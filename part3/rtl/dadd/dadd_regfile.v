==> flow/design.v <==
module apb_rw_reg
    #(parameter width =32, init_val = {width{1'b0}}) 
    (
    input                pclk,
    input                rst_n,
    input                wr_en,
    input  [width-1:0]   pwdata,
    output [width-1:0]   reg_data
    );
    reg [width-1:0] REG_data;
    always @ (posedge pclk or negedge rst_n)
    begin
        if(~rst_n) 
        begin
            REG_data <= init_val;
        end
        else if(wr_en)
        begin
            REG_data <= pwdata;
        end
    end 
    assign reg_data = REG_data;
endmodule
module dadd_regfile
    #(
    parameter APB_AWIDTH = 32,
    parameter APB_DWIDTH = 32
    )
    (
    input               pclk         ,
    input               rst_n       ,
    input               psel        ,
    input [APB_AWIDTH-1:0]        paddr       ,
    input               penable     ,
    input               pwrite      ,
    input [APB_DWIDTH-1:0]        pwdata      ,
    output              pready      ,
    output reg [APB_DWIDTH-1:0]   prdata      ,
    output [31:0]       reg_value   
    );
    wire dadd_en;
    wire [4:0] addend_value;
    assign dadd_reg_write_0 = pready && psel && penable && pwrite && (paddr == 0);
    assign dadd_reg_read_0 = psel && ~pwrite && (paddr == 0);
    assign reg_value = {addend_value,dadd_en};
    assign pready = 1;
    always @(posedge pclk or negedge rst_n)
    if(~rst_n)
        prdata <= 0;
    else if(dadd_reg_read_0)
        prdata <= reg_value;
    else
        prdata <= prdata;
    apb_rw_reg #(1,0) dadd_en_field(
    .pclk       (pclk),
    .rst_n      (rst_n),
    .wr_en      (dadd_reg_write_0),
    .pwdata     (pwdata[0]),
    .reg_data   (dadd_en)
    );
    apb_rw_reg #(5,1) addend_value_field(
    .pclk       (pclk),
    .rst_n      (rst_n),
    .wr_en      (dadd_reg_write_0),
    .pwdata     (pwdata[5:1]),
    .reg_data   (addend_value)
    );
endmodule
# Step by step through the tools: dadd_regfile
# What the tools print for dadd_regfile, step after step.
# Line numbers count from 1 in the design file above.
# Library cell names are shortened.
# The mark - stands for no value.
# inputs
top_module,dadd_regfile
clk_port,pclk
lib,sky130hd
pvt_corner,tt_025C_1v80

# Elaborated design
# Yosys after proc, flatten, opt, wreduce and memory -nomap, before mapping. Enables and synchronous resets that opt folds into registers are not counted as muxes. Memory bits, and registers merged into a memory's read port (data or address), are not among the register bits. Print and check cells are not counted. Equal cells are merged and count once.
# classes
logic,1
reduce_and_logical,6
# op_table
operator,count
32-bit zero test,1
1-bit logical AND,5
1-bit inverter,1
# bits
in_bits,69
word_cells,10
regBits,12

# Logic depth
# Depth = most cells in a row (Yosys ltp): at word level without a register or memory, in the mapped netlist without a sequential cell, where the memories' decode and read muxes count.
# logic_depth
depth_word,3
ABC_AREA,0
mapped_depth,4
depth_no_buf,4

# After synthesis
# Yosys stat after the flow's synthesis: flattened, memories mapped to cells. It holds for the ABC_AREA given above (unset counts as 0); a run with the other value may have another netlist.
# synth_totals
area_mm2,0.0009622
cell_count,94
n_buf,54
ffs,12
# by_type
cell_type,count,area_total_um2
buf_4,54,405.389
dfrtp_1,11,275.264
mux2_2,12,135.13
nor4_1,8,50.048
nor4_4,2,42.541
dfstp_2,1,26.275
nand4_1,2,12.512
conb_1,2,7.507
inv_1,1,3.754
nand2_1,1,3.754
# By module: a second synthesis without flattening, with its own total; a netlist apart from the flattened one above.
# hier_totals
hier_cells,93
hier_area_mm2,0.0009497
# Each row is one instance without its submodules.
# modules
module,mod_seq_area_mm2,n_cells,mod_area_mm2,n_inst
dadd_regfile,0.0001501,81,0.0007269,1
apb_rw_reg,0.0001264,10,0.0001827,1
apb_rw_reg,0.000025,2,0.00004,1

# Path before layout
# Source: OpenSTA report_checks on the synthesized netlist (no wires, ideal clock, input and output delay 20% of the period each), path of least setup slack; recovery checks are left aside. Register names are those of the netlist, which keeps one name where synthesis merged equal registers.
# synth_timing
path_kind,input to register
from,in paddr[12]
to,reg addend_value_field.REG_data[1]
path_buffers,0
arrival_ns,1.675
tclk_ns,1.92
path_stages,4
setup_time_ns,0.125
delay_ns,1.416
setup_slack_ns,0.120
required_time_ns,1.795
synth_period_reached_ns,1.8
# "delay_ns" is the arrival time less input delay plus setup time.
# "path_stages": output pins that drive a net of the path, with the launching flip-flop's if there is one; two outputs of one cell count as two.
# "synth_period_reached_ns" = period - worst setup slack (recovery checks aside). The figure is calculated, with input and output delays left at 20% of the set period.
# The rows between start and end are the longest chain of elaborated cells between them; the timing report does not say that the signal goes this way. Where chains are equally long, one stands for them.
# Each line given opens the expression or statement behind the cell; cells for indexed reads and writes are added by Yosys, which also makes memories of some case tables.
# synth_between
path_cell_list,nor4_1 > nand4_1 > nor4_4 > mux2_2
elab_chain_len,2
cells_between,2
# synth_rtl
element,line_no,text
start: declaration,33,"input [APB_AWIDTH-1:0]        paddr       ,"
32-bit zero test,43,assign dadd_reg_write_0 = pready && psel && penable && pwrite && (paddr == 0);
1-bit logical AND,43,
end: assignment,15,REG_data <= init_val;
end: assignment,19,REG_data <= pwdata;
end: declaration,10,reg [width-1:0] REG_data;

# Worst path after layout
# Path of least setup slack in the final report of flow run 2 (OpenROAD, finished layout, wires in). Where an end is a register, its clock arrival counts in the times.
# layout_timing
path_kind,input to register
from,in paddr[23]
to,reg prdata[1]
setup_slack_ns,0.24
tclk_ns,1.79
required_time_ns,1.94
path_buffers,3
arrival_ns,1.70
path_stages,7
setup_time_ns,0.11
# The rows between start and end are the longest chain of elaborated cells between them; the timing report does not say that the signal goes this way. Where chains are equally long, one stands for them.
# A register here has more assigning lines than the two given.
# layout_between
path_cell_list,buf_6 > nor4_2 > nand4_1 > buf_6 > nor4_4 > buf_6 > mux2_4
elab_chain_len,2
cells_between,2
# layout_rtl
element,line_no,text
start: declaration,33,"input [APB_AWIDTH-1:0]        paddr       ,"
32-bit zero test,44,assign dadd_reg_read_0 = psel && ~pwrite && (paddr == 0);
1-bit logical AND,44,
end: assignment,51,prdata <= reg_value;
end: assignment,53,prdata <= prdata;
end: declaration,38,"output reg [APB_DWIDTH-1:0]   prdata      ,"

# Record of 2 stored runs of the RTL-to-layout flow on dadd_regfile, platform sky130hd. The runs are unordered. Constraints: input delay and output delay 20% of the set period each, output load 0.01 pF.
# "timing.achieved_period_ns" = clock period - worst setup slack. The figure is calculated, with input and output delays left at 20% of the set period.
# "worst_path_allowed_less_slack_ns": the worst setup path's part of the clock period (all of it between registers, 20% less for each end at a port) less its slack. A launch clock that arrives late makes it longer, a capture clock that arrives late makes it shorter.
# "total_power_mw" rests on the timing tool's default activity at the inputs, not on a simulated workload.
# Among the settings, n/a means not set for that run.
# A result given as n/a is not shown for that run.
run,period_ns,CORE_UTILIZATION,SETUP_SLACK_MARGIN,PLACE_DENSITY,CELL_PAD_IN_SITES_GLOBAL_PLACEMENT,ABC_AREA,GPL_TIMING_DRIVEN,GPL_ROUTABILITY_DRIVEN,CTS_CLUSTER_SIZE,CAP_MARGIN,SLEW_MARGIN,MIN_ROUTING_LAYER,MAX_ROUTING_LAYER,CORE_MARGIN,CORE_ASPECT_RATIO,post_route_stdcell_area_mm2,timing.setup.tns_ns,timing.achieved_period_ns,synthArea_mm2,finalUtil_frac,setup_worst_slack_ns,worst_path_allowed_less_slack_ns,worst_path_kind,total_power_mw,total_die_area_mm2
flow run 1,1.39,66,0.32,0.67,0,0,0,0,35,25,40,met1,met4,2,n/a,n/a,n/a,n/a,n/a,n/a,n/a,n/a,n/a,n/a,n/a
flow run 2,1.79,28,0.26,n/a,n/a,n/a,1,n/a,n/a,20,30,n/a,n/a,2,0.94,0.0014914,0.000,1.548,0.0009622,0.458,0.242,1.19,input to register,0.6044,0.0039214
# Flow run 1: no final report: placement broke off with GPL-0301
