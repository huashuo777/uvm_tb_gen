==> flow/design.v <==
module dadd_data_handle
    #(
    parameter LOC_AWIDTH = 32,
    parameter LOC_DWIDTH = 32
    )
    (
    input                   clk         ,
    input                   rst_n       ,
    input                   dadd_in_en      ,
    input      [LOC_DWIDTH-1:0] dadd_in         ,
    input      [LOC_AWIDTH-1:0] dadd_in_addr    ,
    input      [31:0]       reg_value,
    output reg [LOC_DWIDTH-1:0] dadd_out        ,   
    output reg [LOC_AWIDTH-1:0] dadd_out_addr   ,
    output reg              dadd_out_en         
    );                                          
    wire dadd_enable;
    wire [6:0] addend;
    assign dadd_enable = reg_value[0];
    assign addend = reg_value[5:1];
    always @ (posedge clk or negedge rst_n)
    begin
        if(~rst_n)
        begin
            dadd_out_en     <= 0;
            dadd_out        <= 0; 
            dadd_out_addr   <= 0; 
        end
        else 
        begin
            dadd_out_en     <= dadd_in_en   ;
            dadd_out_addr   <= dadd_in_addr ;
            if(dadd_enable)
            begin
                dadd_out        <= dadd_in+addend;
            end
            else
            begin
                dadd_out        <= dadd_in;
            end
        end
    end
endmodule
# --- Reports on dadd_data_handle ---
# The steps from the RTL of dadd_data_handle to its reports follow in flow order.
# Line numbers count from 1 in the design file above.
# Operators carry their Yosys type and port widths (W data, S select, Z words).
# Library cell names are shortened.
inputs:
  top_module: "dadd_data_handle"
  clock_port: "clk"
  library: "sky130hd"
  corner: "tt_025C_1v80"

# --- Word level ---
# Counts by Yosys on the flattened word-level netlist (proc, flatten, opt, wreduce; memories kept). Register bits leave out memories and registers merged into their read ports (data or address); mux counts leave out enables and synchronous resets folded into registers. Print and check cells are left out. Cells with the same type and inputs are merged into one.
bits:
  output_inout_bits: 65
  ff_bits: 65
  word_cells: 5
classes:
  add_sub_neg: 1
  mux: 1
ops:
  columns: ["op", "n"]
  rows:
  - ["$add A32 B5 Y32", 1]
  - ["$mux W32", 1]

# --- Depth ---
# Yosys ltp: most cells in a row. Word level: on the elaborated netlist, between registers, memories and ports. Mapped: between sequential cells and ports; inverters and the memories' decode and read muxes count.
logic_depth:
  depth_word: 2
  ABC_AREA: 0
  mapped_depth: 7
  depth_no_buf: 7

# --- Netlist ---
# Source: synth_stat.txt of the flow (Yosys; design flattened, memories mapped). It holds for the ABC_AREA given above (unset counts as 0); a run with the other value may have another netlist.
mapped:
  cells: 180
  mapped_area_um2: 2406.1
  ff_cells: 65
  seq_area_um2: 1626.6
  buf_cells: 1
by_type:
  columns: ["cell_type", "n", "type_area_um2"]
  rows:
  - ["dfrtp_1", 65, 1626.56]
  - ["xor2_1", 15, 131.376]
  - ["xnor2_1", 14, 122.618]
  - ["nor2_1", 17, 63.811]
  - ["ha_1", 5, 62.56]
  - ["nand2_1", 14, 52.55]
  - ["nand3_1", 10, 50.048]
  - ["mux2_2", 4, 45.043]
  - ["a21oi_1", 5, 25.024]
  - ["nand4_1", 4, 25.024]
  - ["nor3_1", 5, 25.024]
  - ["fa_1", 1, 20.019]
  - ["and3_1", 3, 18.768]
  - ["nor4_2", 1, 12.512]
  - ["and3_4", 1, 11.261]
  - ["inv_1", 3, 11.261]
  - ["and3b_2", 1, 10.01]
  - ["a211o_1", 1, 8.758]
# Other cell types: 11; their cells: 11.

# --- Worst setup path after synthesis ---
# Path of least setup slack by OpenSTA after synthesis, without wires, with an ideal clock, recovery checks aside; 20% of the period is set as input and as output delay. Where synthesis merged equal registers, the netlist keeps one of their names.
synth_path:
  path_type: "input -> register"
  from: "input dadd_in[0]"
  to: "register dadd_out[22]"
  path_stages: 7
  path_slack_ns: 1.244
  t_arrival_ns: 2.296
  in_delay_ns: 0.724
  path_delay_ns: 1.652
  clock_period_ns: 3.62
  period_less_setup_slack_ns: 2.376
# "path_delay_ns" is the arrival time less input delay plus setup time.
# "path_stages" counts driving pins, that of a launching flip-flop among them; a cell with two outputs on the path counts twice.
# "period_less_setup_slack_ns" = period - worst setup slack (recovery checks aside). The figure is calculated, with input and output delays left at 20% of the set period.
# Between the ends stands the longest chain of elaborated cells between them, by number of cells; it is not shown to be the way that was timed. Of several equally long chains one is given.
# A line is the first line of the expression or statement that the cell stems from. Yosys adds cells for indexed reads and writes and turns some case tables into memories.
# At most two assigning lines are given for a register; there are more.
synth_via:
  path_cell_list: "ha_1 -> fa_1 -> a211o_1 -> a21oi_1 -> and3b_2 -> nand4_1 -> xnor2_1"
  elab_chain_cells: 2
  cells_between: 2
  cone_lines: 2
  classes_between: "1 x add/sub; 1 x mux"
synth_lines:
  columns: ["element", "line_no", "rtl"]
  rows:
  - ["from (decl)", 10, "input      [LOC_DWIDTH-1:0] dadd_in         ,"]
  - ["$add A32 B5 Y32", 35, "dadd_out        <= dadd_in+addend;"]
  - ["$mux W32", 33, "if(dadd_enable)"]
  - ["to (assign)", 35, null]
  - ["to (assign)", 39, "dadd_out        <= dadd_in;"]
  - ["to (decl)", 13, "output reg [LOC_DWIDTH-1:0] dadd_out        ,"]

# --- Worst path after layout ---
# Path of least setup slack in the final report of run 2 (OpenROAD, finished layout, wires in). Where an end is a register, its clock arrival counts in the times.
layout_path:
  path_type: "input -> register"
  from: "input dadd_in[0]"
  to: "register dadd_out[28]"
  path_slack_ns: 1.23
  path_stages: 8
  in_delay_ns: 0.82
  clock_period_ns: 4.12
  t_arrival_ns: 3.10
# Between the ends stands the longest chain of elaborated cells between them, by number of cells; it is not shown to be the way that was timed. Of several equally long chains one is given.
# At most two assigning lines are given for a register; there are more.
layout_via:
  path_cell_list: "clkdlybuf4s50_1 -> ha_1 -> fa_1 -> a211o_1 -> a21oi_1 -> nand2b_2 -> nor3_1 -> xor2_1"
  elab_chain_cells: 2
  cells_between: 2
  cone_lines: 2
  classes_between: "1 x add/sub; 1 x mux"
layout_lines:
  columns: ["element", "line_no", "rtl"]
  rows:
  - ["from (decl)", 10, "input      [LOC_DWIDTH-1:0] dadd_in         ,"]
  - ["$add A32 B5 Y32", 35, "dadd_out        <= dadd_in+addend;"]
  - ["$mux W32", 33, "if(dadd_enable)"]
  - ["to (assign)", 35, null]
  - ["to (assign)", 39, "dadd_out        <= dadd_in;"]
  - ["to (decl)", 13, "output reg [LOC_DWIDTH-1:0] dadd_out        ,"]

FLOW RESULTS
============

Measured results for dadd_data_handle: 2 stored runs of the Yosys and OpenROAD flow on sky130hd. The settings differ; the order carries no meaning. The constraints put input and output delay at 20% of the set period each and load the outputs with 0.01 pF.
"clock_period_reached_ns" is the run's clock period less its worst setup slack. It is reckoned from that one timing run; input and output delays stay at 20% of the period that was set.
"worst_path_allowed_less_slack_ns": the worst setup path's part of the clock period (all of it between registers, 20% less for each end at a port) less its slack. A launch clock that arrives late makes it longer, a capture clock that arrives late makes it shorter.
"fin_power_mw": no workload was simulated; the value follows from the tool's default switching activity.

--- run 1 ---
==> flow/run.sh <==
#!/bin/bash
# the make line also repeats the synthesis and layout settings of config.mk as NAME=value (left out here)
make -C /OpenROAD-flow-scripts/flow DESIGN_CONFIG=/design/flow/config.mk WORK_HOME=/design/flow/orfs CLKGATE_MAP_FILE= finish
==> flow/config.mk <==
export PLATFORM = sky130hd
export DESIGN_NAME = dadd_data_handle
export DESIGN_NICKNAME = dadd_data_handle
export VERILOG_FILES = /design/flow/design.v
export SDC_FILE = /design/flow/constraint.sdc
export NUM_CORES = 4
export LEC_CHECK = 0
export ABC_AREA = 1
export CAP_MARGIN = 15
export CELL_PAD_IN_SITES_GLOBAL_PLACEMENT = 3
export CORE_MARGIN = 8
export CORE_UTILIZATION = 45
export CTS_CLUSTER_DIAMETER = 216
export CTS_CLUSTER_SIZE = 16
export GPL_ROUTABILITY_DRIVEN = 1
export GPL_TIMING_DRIVEN = 1
export MAX_ROUTING_LAYER = met4
export PLACE_DENSITY_LB_ADDON = 0.08
export SETUP_SLACK_MARGIN = 0.2
export SLEW_MARGIN = 20
==> flow/constraint.sdc <==
create_clock -name core_clock -period 2.12 [get_ports {clk}]
set_input_delay 0.4240 -clock core_clock [delete_from_list [all_inputs] [get_ports {clk}]]
set_output_delay 0.4240 -clock core_clock [all_outputs]
set_load 0.01 [all_outputs]

==> results, as YAML <==
outcome: "not finished: placement ended with error FLW-0024"

--- run 2 ---
==> flow/run.sh <==
#!/bin/bash
# the make line also repeats the synthesis and layout settings of config.mk as NAME=value (left out here)
make -C /OpenROAD-flow-scripts/flow DESIGN_CONFIG=/design/flow/config.mk WORK_HOME=/design/flow/orfs CLKGATE_MAP_FILE= finish
==> flow/config.mk <==
export PLATFORM = sky130hd
export DESIGN_NAME = dadd_data_handle
export DESIGN_NICKNAME = dadd_data_handle
export VERILOG_FILES = /design/flow/design.v
export SDC_FILE = /design/flow/constraint.sdc
export NUM_CORES = 4
export LEC_CHECK = 0
export CAP_MARGIN = 20
export CELL_PAD_IN_SITES_GLOBAL_PLACEMENT = 3
export CORE_MARGIN = 2
export CORE_UTILIZATION = 23
export CTS_CLUSTER_DIAMETER = 199
export GPL_TIMING_DRIVEN = 1
export PLACE_DENSITY = 0.92
export SLEW_MARGIN = 20
==> flow/constraint.sdc <==
create_clock -name core_clock -period 4.12 [get_ports {clk}]
set_input_delay 0.8240 -clock core_clock [delete_from_list [all_inputs] [get_ports {clk}]]
set_output_delay 0.8240 -clock core_clock [all_outputs]
set_load 0.01 [all_outputs]

==> results, as YAML <==
results:
  worst_path_allowed_less_slack_ns: 2.06
  path_kind: "input -> register"
  final_setup_tns_ns: 0.000
  post_route_util_pct: 40.3
  dieArea_um2: 11295.4
  post_synth_area_um2: 2406.1
  fin_power_mw: 1.413
  ws_setup_ns: 1.233
  final_cell_area_um2: 4120.2
  clock_period_reached_ns: 2.887
