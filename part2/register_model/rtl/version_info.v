==> flow/design.v <==
module version_info(
    input           clk,
    input           reset_n,
    input           addr_en,
    input           rw_direction,
    input [31:0]    addr,
    input [31:0]    wdata,
    output [31:0]   rdata,
    output          rvalid
);
reg [15:0] version;
reg [31:0] rdata_tmp;
reg rvalid_tmp;
reg rvalid_f;
reg rvalid_ff;
always @(posedge clk or negedge reset_n)
    if(!reset_n)
    begin
        version <= 16'hffff;
        rdata_tmp <=0;
        rvalid_f <=0;
    end
    else
        if(addr_en)
        begin
            if(rw_direction) 
            begin
                if(addr == 32'h0)
                begin
                    version <= wdata;
                end
            end
            else
            begin
                if(addr == 32'h0)
                begin
                    rdata_tmp <= version;
                    rvalid_f <= 1;
                end
            end
        end
always @(posedge clk or negedge reset_n)
    if(!reset_n)
    begin
        rvalid_ff <= 0;
    end
    else
    begin
        rvalid_ff <= rvalid_f;
    end
assign rdata = rdata_tmp;
assign rvalid = rvalid_f ^ rvalid_ff;
endmodule
-- Step by step through the tools: version_info
The steps from the RTL of version_info to its reports follow in flow order.
Lines are those of the file above, counted from 1.
Operators: Yosys type, input widths -> output width; for muxes data width and select width s.
Library cell names are shortened.
A cell with n/a has no value.
- top module: version_info
- clock input: clk
- library: sky130hd
- corner: tt_025C_1v80

-- Word-level counts
Counts by Yosys on the flattened word-level netlist (proc, flatten, opt, wreduce; memories kept). Register bits leave out memories and registers merged into their read ports (data or address); mux counts leave out enables and synchronous resets folded into registers. Print and check cells are left out. Cells with the same type and inputs are merged into one.
- register bits after elaboration: 34
- input port bits: 68
- output and inout bits: 33
- word-level cells: 9
- bitwise logic cells: 2
- noted reduce/logical cells: 3
- operators with widths (kind ; number):
    $logic_not 32->1 ; 1
    $reduce_and 3->1 ; 2
    $xor 1x1->1 ; 1
    $not 1->1 ; 1

-- Depth
Longest topological path by Yosys (ltp), each cell counted once; first at word level (registers and memories cut), then after technology mapping (sequential cells cut; the memories' decode and read muxes count).
- noted depth in word-level cells: 2
- noted ABC_AREA: 0
- noted depth in mapped cells: 6
- mapped depth without buffers at 4

-- Netlist
The flow's flattened synthesis, as Yosys stat reports it; memories are mapped. The netlist is that of the ABC_AREA named above (0 if unset); the other value can give another one.
The area totals of this step are shown rounded.
- cell count at 100
- mapped area at 1600 um2
- noted sequential area: 870 um2
- flip-flops: 34
- noted buffers: 19
- cell types (type ; number ; total area (um2)):
    dfrtp_1 ; 18 ; 450.432
    dfstp_2 ; 16 ; 420.403
    mux2_2 ; 22 ; 247.738
    mux2_4 ; 9 ; 135.13
    buf_4 ; 16 ; 120.115
    nor4_1 ; 7 ; 43.792
    buf_6 ; 2 ; 22.522
    nand4_4 ; 1 ; 21.27
    buf_12 ; 1 ; 20.019
    and4_1 ; 2 ; 17.517
    nor4_2 ; 1 ; 12.512
    mux2_1 ; 1 ; 11.261
    and4b_1 ; 1 ; 10.01
    xor2_1 ; 1 ; 8.758
    or2_2 ; 1 ; 6.256
    conb_1 ; 1 ; 3.754

-- Timing after synthesis
Source: OpenSTA report_checks on the synthesized netlist (no wires, ideal clock, input and output delay 20% of the period each), path of least setup slack; recovery checks are left aside. Register names are those of the netlist, which keeps one name where synthesis merged equal registers.
- path type: input to register
- from: input port addr[20]
- to: register rdata_tmp[10]
- clock period at 3.24 ns
- input delay: 0.648 ns
- setup time: 0.125 ns
- launch time at the first pin at 0.648 ns
- arrival time: 1.913 ns
- data required time: 3.115 ns
- noted setup slack: 1.202 ns
- noted delay of the path: 1.390 ns
- noted stages: 6
- path buffers: 2
- synthesis period reached at 2.038 ns
"delay of the path" = arrival - input delay + setup time.
"stages" counts driving pins, that of a launching flip-flop among them; a cell with two outputs on the path counts twice.
"synthesis period reached" is the clock period less the worst setup slack; recovery checks do not enter. This is arithmetic on one report: input and output delays are still those of the set period (20% each).
Between the ends stands the longest chain of elaborated cells between them, by number of cells; it is not shown to be the way that was timed. Of several equally long chains one is given.
A line is the first line of the expression or statement that the cell stems from. Yosys adds cells for indexed reads and writes and turns some case tables into memories.
- path through: nor4_1 > and4_1 > and4b_1 > buf_6 > buf_12 > mux2_4
- length of the longest elaborated chain: 2
- noted elaborated cells on any way between the ends: 2
- those cells by class: 2 x reduce/logical
- RTL lines, path post-synthesis (item ; RTL line ; text):
    from (decl) ; 6 ; input [31:0]    addr,
    $logic_not 32->1 ; 35 ; if(addr == 32'h0)
    $reduce_and 3->1 ; n/a ;
    to (assign) ; 20 ; rdata_tmp <=0;
    to (assign) ; 37 ; rdata_tmp <= version;

-- Timing after layout
From the final timing report of flow run 1: the path of least setup slack in the routed layout; clock arrival at registers is part of the times.
- path type: input to register
- from: input port addr[28]
- to: register rdata_tmp[6]
- clock period at 3.03 ns
- input delay: 0.61 ns
- setup time: 0.11 ns
- launch time at the first pin at 0.61 ns
- arrival time: 2.42 ns
- data required time: 3.19 ns
- noted setup slack: 0.77 ns
- noted stages: 7
- path buffers: 3
Between the ends stands the longest chain of elaborated cells between them, by number of cells; it is not shown to be the way that was timed. Of several equally long chains one is given.
- path through: clkdlybuf4s50_1 > nor4_1 > and4_1 > and4b_1 > buf_6 > buf_12 > mux2_4
- length of the longest elaborated chain: 2
- noted elaborated cells on any way between the ends: 2
- those cells by class: 2 x reduce/logical
- RTL lines, path after layout (item ; RTL line ; text):
    from (decl) ; 6 ; input [31:0]    addr,
    $logic_not 32->1 ; 35 ; if(addr == 32'h0)
    $reduce_and 3->1 ; n/a ;
    to (assign) ; 20 ; rdata_tmp <=0;
    to (assign) ; 37 ; rdata_tmp <= version;

==> results <==
Settings and measured results of 2 stored flow runs for module version_info (sky130hd), not sorted in any way. The constraints put input and output delay at 20% of the set period each and load the outputs with 0.01 pF.
"clock period reached" = clock period - worst setup slack. The figure is calculated, with input and output delays left at 20% of the set period.
The measured numbers are rounded.

Flow run 1
Settings were period_ns = 3.03; CORE_UTILIZATION = 27; PLACE_DENSITY_LB_ADDON = 0.07; HOLD_SLACK_MARGIN = 0.04; CELL_PAD_IN_SITES_GLOBAL_PLACEMENT = 0; CELL_PAD_IN_SITES_DETAIL_PLACEMENT = 0; TNS_END_PERCENT = 5; GPL_TIMING_DRIVEN = 0; GPL_ROUTABILITY_DRIVEN = 1; CTS_CLUSTER_SIZE = 84; CTS_CLUSTER_DIAMETER = 382; SLEW_MARGIN = 10; CAP_MARGIN = 20; CORE_MARGIN = 2
- clock period reached at 2.256 ns
- noted the worst setup slack after layout: 0.77 ns
- synthesized cell area at 1600 um2
- die footprint at 6400 um2
- noted the total negative slack on setup checks: 0.000 ns
- standard-cell area of the final layout at 2500 um2

Flow run 2
Settings were period_ns = 3.03; CORE_UTILIZATION = 69; SETUP_SLACK_MARGIN = 0.38; PLACE_DENSITY_LB_ADDON = 0.03; CELL_PAD_IN_SITES_GLOBAL_PLACEMENT = 1; GPL_TIMING_DRIVEN = 0; CTS_CLUSTER_SIZE = 27; SLEW_MARGIN = 0; CAP_MARGIN = 20; CORE_MARGIN = 2
- incomplete, placement halted on FLW-0024
